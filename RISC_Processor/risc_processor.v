==> flow/design.v <==
module ALU(
    input [3:0] opcode,
    input [31:0] A, B,
    output reg [31:0] result
);
    always @(*) begin
        case (opcode)
            4'b0000: result = A + B;         
            4'b0001: result = A - B;         
            4'b0010: result = A & B;         
            4'b0011: result = A | B;         
            4'b0100: result = A ^ B;         
            4'b0101: result = ~(A | B);      
            4'b0110: result = A << 1;        
            4'b0111: result = A >> 1;        
            4'b1000: result = A >>> 1;       
            4'b1001: result = (A < B) ? 1 : 0;   
            4'b1010: result = (A > B) ? 1 : 0;   
            4'b1011: result = {B[15:0], 16'b0};  
            4'b1100: result = A + ^B;            
            default: result = 32'b0;
        endcase
    end
endmodule
module ControlUnit(
    input [3:0] opcode,
    output reg reg_write, alu_src
);
    always @(*) begin
        case (opcode)
            4'b0000: reg_write = 1;  
            4'b0001: reg_write = 1;  
            default: reg_write = 0;
        endcase
    end
endmodule
module RegisterBank(
    input clk,
    input [3:0] read_reg1, read_reg2, write_reg,
    input [31:0] write_data,
    input reg_write,   
    output [31:0] read_data1, read_data2
);
    reg [31:0] registers [0:15];   
    initial begin
        registers[0] = 32'b0;   
        registers[1] = 32'hA5A5A5A5;   
        registers[2] = 32'h5A5A5A5A;
        registers[3] = 32'h12345678;
    end
    assign read_data1 = registers[read_reg1];
    assign read_data2 = registers[read_reg2];
    always @(posedge clk) begin
        if (reg_write && write_reg != 4'b0000) begin
            registers[write_reg] <= write_data;
        end
    end
endmodule
module RISC_Processor(
    input clk,
    input [15:0] instruction,
    output [31:0] result
);
    wire [3:0] opcode = instruction[15:12];
    wire [3:0] read_reg1 = instruction[11:8];
    wire [3:0] read_reg2 = instruction[7:4];
    wire [3:0] write_reg = instruction[3:0];
    wire [31:0] read_data1, read_data2, alu_result;
    wire reg_write;
    RegisterBank reg_bank(
        .clk(clk),
        .read_reg1(read_reg1),
        .read_reg2(read_reg2),
        .write_reg(write_reg),
        .write_data(alu_result),
        .reg_write(reg_write),
        .read_data1(read_data1),
        .read_data2(read_data2)
    );
    ALU alu(
        .opcode(opcode),
        .A(read_data1),
        .B(read_data2),
        .result(alu_result)
    );
    ControlUnit ctrl_unit(
        .opcode(opcode),
        .reg_write(reg_write)
    );
    assign result = alu_result;
endmodule
Tool chain data of RISC_Processor. What the tools print for RISC_Processor, step after step. Line numbers count from 1 in the design file above. Cell names lack the library's common part. Not given: -

Design top: RISC_Processor. Clock: clk. Cell library: sky130hd. Timing corner: tt_025C_1v80.

Word-level counts. Counts by Yosys on the flattened word-level netlist (proc, flatten, opt, wreduce; memories kept). Register bits leave out memories and registers merged into their read ports (data or address); mux counts leave out enables and synchronous resets folded into registers. Print and check cells are left out. Cells with the same type and inputs are merged into one. Yosys's memory passes give these memory sizes; they may raise the number of words (mostly to a power of two), join words into wider ones and drop unused or constant bits.

Word width x clocked read ports: 0. Latch bits: 0. Bits in read-only memories: 0. The figure for memory cells is 1. The figure for output and inout port bits is 32. The figure for register bits after elaboration is 0. The figure for cells after elaboration is 35. The figure for input port bits is 17. The figure for memory bits (writable) is 512.

The entry for mux-type cells reads 7. The figure for $lt $le $gt $ge is 2. The entry for equal/unequal tests reads 12. Divide/modulo/power cells: 0. Add/subtract/negate cells: 3. For bitwise operators the number is 4. For reduce/logical cells the number is 6. The figure for multipliers is 0. Under shifts and indexed selects stands 0.

Memories: reg_bank.registers (depth 16, bits a word 32, rd ports 2, wr ports 1, line 44) `reg [31:0] registers [0:15];`.

Operators with widths (number): parallel mux 32 bit (select 12 bit) (1); adder 32 x 1 -> 32 bit (1); adder 32 bit (1); subtractor 32 bit (1); greater-than comparator 32 bit (1); < comparator 32 bit (1); bitwise AND 32 bit (1); bitwise OR 32 bit (1); bitwise XOR 32 bit (1); inverter 32 bit (1); XOR reduction 32 bit (1); 2-to-1 mux 32 bit (1); equality test 4 bit (second input constant) (5); equality test 4 x 3 -> 1 bit (second input constant) (4); equality test 4 x 2 -> 1 bit (second input constant) (2); OR reduction 2 bit (2); equality test 4 x 1 -> 1 bit (second input constant) (1); logical NOT 4 bit (1); nonzero test 4 bit (1); 2-to-1 mux 4 bit (1); 2-to-1 mux 1 bit (4); logical AND 1 bit (1).

Depth. Longest topological path by Yosys (ltp), each cell counted once; first at word level (registers and memories cut), then after technology mapping (sequential cells cut; the memories' decode and read muxes count).

Under depth after elaboration stands 5. The entry for ABC_AREA reads 0. Depth in mapped cells: 24. The entry for depth with buffers taken out reads 21.

Mapped cells and area. The flow's flattened synthesis, as Yosys stat reports it; memories are mapped. The netlist is that of the ABC_AREA named above (0 if unset); the other value can give another one.

Cell types: edfxtp_1 (number 512, total area 1.54E+04 sq um); mux4_2 (number 288, total area 6.49E+03 sq um); ha_1 (number 127, total area 1.59E+03 sq um); xnor2_1 (number 51, total area 446.678 sq um); a21oi_1 (number 78, total area 390.374 sq um); inv_1 (number 104, total area 390.374 sq um); nor2_1 (number 104, total area 390.374 sq um); nand2_1 (number 82, total area 307.795 sq um); a221oi_1 (number 33, total area 289.027 sq um); a22oi_1 (number 38, total area 285.274 sq um); clkbuf_1 (number 76, total area 285.274 sq um); o21ai_0 (number 51, total area 255.245 sq um); a21o_1 (number 32, total area 240.23 sq um); a221oi_2 (number 16, total area 240.23 sq um); xor2_1 (number 23, total area 201.443 sq um); a22o_1 (number 21, total area 183.926 sq um); o2111ai_1 (number 17, total area 148.893 sq um); o221ai_1 (number 17, total area 148.893 sq um).

Other cell types: 48; their cells: 235.

For standard cells after synthesis the number is 1905. The entry for buffers reads 121. Mapped flip-flops: 512. For cell area after synthesis the number is 29415.7 sq um. The entry for sequential part of the area reads 15374.7 sq um.

The figures by module come from a second, unflattened synthesis with its own total; it is not the netlist above.

The entry for cells (unflattened synthesis) reads 2048. The entry for area total of the unflattened synthesis reads 29410.7 sq um.

Rows give one instance, submodules left out.

By module: RegisterBank (times used 1, cells 1077, seq. area 15374.7 sq um, area 22904.5 sq um); ALU (times used 1, cells 968, seq. area 0.0 sq um, area 6485.0 sq um); ControlUnit (times used 1, cells 3, seq. area 0.0 sq um, area 21.3 sq um); RISC_Processor (times used 1, cells 0, seq. area 0.0 sq um, area 0.0 sq um).

Path before layout. Source: OpenSTA report_checks on the synthesized netlist (no wires, ideal clock, input and output delay 20% of the period each), path of least setup slack; recovery checks are left aside. Register names are those of the netlist, which keeps one name where synthesis merged equal registers.

Path kind: in2out. From: input instruction[8]. To: output result[26]. The figure for external input delay is 2100 ps. For external output delay the number is 2100 ps. The entry for path slack reads 930 ps. The entry for data required time reads 8400 ps. For path delay the number is 5370 ps. For launch time at the first pin the number is 2100 ps. The entry for driving pins on the path reads 15. Period: 10500 ps. The figure for arrival is 7470 ps. The figure for path buffers is 3. For period reached after synthesis the number is 9570 ps.

"path delay" = arrival - input delay + setup time. At an output port there is no setup time. "driving pins on the path" counts driving pins, that of a launching flip-flop among them; a cell with two outputs on the path counts twice. "period reached after synthesis" = period - worst setup slack (recovery checks aside). The figure is calculated, with input and output delays left at 20% of the set period. Between the ends stands the longest chain of elaborated cells between them, by number of cells; it is not shown to be the way that was timed. Of several equally long chains one is given. A line is the first line of the expression or statement that the cell stems from. Yosys adds cells for indexed reads and writes and turns some case tables into memories. The chain passes a memory read, where the word-level depth is cut; so it can be longer than that depth.

Cells stage by stage: buf_2 buf_2 buf_1 mux4_2 mux4_2 inv_1 ha_1 or4_1 nor2_1 o21ai_0 a21oi_1 o21ai_0 a2111oi_0 mux2_2 o21ai_0. Under length of the longest elaborated chain stands 4. Elaborated cells between the ends (all ways): 9. Classes of those cells: add/sub: 3; mux: 1; logic: 4; memory: 1.

RTL lines, path post-synthesis: start: declaration (line 61) `input [15:0] instruction,`; memory (16 x 32 bit) (line 44) `reg [31:0] registers [0:15];`; bitwise OR 32 bit (line 13) `4'b0101: result = ~(A | B);`; inverter 32 bit (line 13); parallel mux 32 bit (select 12 bit) (line 7) `case (opcode)`; end: declaration (line 62) `output [31:0] result`.

Path in the finished layout. Path of least setup slack in the final report of entry A (OpenROAD, finished layout, wires in). Where an end is a register, its clock arrival counts in the times. The report prints the path's times to 10 ps; the period is as set.

Path kind: in2out. From: input instruction[6]. To: output result[28]. For external output delay the number is 3800 ps. The entry for data required time reads 15200 ps. The entry for path slack reads 4380 ps. For launch time at the first pin the number is 3800 ps. Period: 19000 ps. The figure for arrival is 10820 ps. The figure for external input delay is 3800 ps. The entry for driving pins on the path reads 24. The figure for path buffers is 5.

Between the ends stands the longest chain of elaborated cells between them, by number of cells; it is not shown to be the way that was timed. Of several equally long chains one is given. The chain passes a memory read, where the word-level depth is cut; so it can be longer than that depth.

Cells stage by stage: clkdlybuf4s50_1 nor2b_4 buf_4 buf_4 a221oi_2 xor2_1 xnor2_1 xnor2_1 xnor2_1 xnor2_1 a21oi_1 ha_1 fa_1 a21o_1 a21oi_1 nor3_1 o21ai_0 a21oi_1 o211ai_1 or2_2 a41oi_1 o221ai_1 buf_4 clkdlybuf4s50_1. Under length of the longest elaborated chain stands 4. Elaborated cells between the ends (all ways): 10. Classes of those cells: add/sub: 3; mux: 1; logic: 4; reduce/logical: 1; memory: 1.

RTL lines, path after layout: start: declaration (line 61) `input [15:0] instruction,`; memory (16 x 32 bit) (line 44) `reg [31:0] registers [0:15];`; XOR reduction 32 bit (line 20) `4'b1100: result = A + ^B;`; adder 32 x 1 -> 32 bit (line 20); parallel mux 32 bit (select 12 bit) (line 7) `case (opcode)`; end: declaration (line 62) `output [31:0] result`.

## Implementation results

2 stored runs of RISC_Processor in the flow (synthesis by Yosys, layout by OpenROAD, sky130hd cells), in arbitrary order. Constraints: input delay and output delay 20% of the set period each, output load 0.01 pF. "time on the worst setup path": the worst setup path's part of the clock period (all of it between registers, 20% less for each end at a port) less its slack. A launch clock that arrives late makes it longer, a capture clock that arrives late makes it shorter. "time on the worst setup path" is known to 10 ps.

Entry A has these settings: period_ns 19.0; CORE_UTILIZATION 59; SETUP_SLACK_MARGIN 4.37; PLACE_DENSITY_LB_ADDON 0.07; CORE_MARGIN 6; GPL_ROUTABILITY_DRIVEN 0; CTS_CLUSTER_DIAMETER 167; CAP_MARGIN 25; MAX_ROUTING_LAYER met4; SLEW_MARGIN 20. For the time on the worst setup path the run shows 7020 ps. Critical path kind: in2out. The measured worst hold slack after layout is 1413 ps. For the setup slack of the worst path the run shows 4378 ps. The overall die area is 55359.0 sq um. The measured standard-cell area of the final layout is 32712.6 sq um. The post-synthesis cell area stands at 29415.7 sq um.

Entry B has these settings: period_ns 10.8; CORE_UTILIZATION 53; CAP_MARGIN 20; CORE_MARGIN 2; SLEW_MARGIN 20. For the time on the worst setup path the run shows 6230 ps. Critical path kind: in2out. The measured worst hold slack after layout is 1434 ps. For the setup slack of the worst path the run shows 245 ps. The overall die area is 57401.0 sq um. The measured standard-cell area of the final layout is 33828.7 sq um. The post-synthesis cell area stands at 29415.7 sq um.
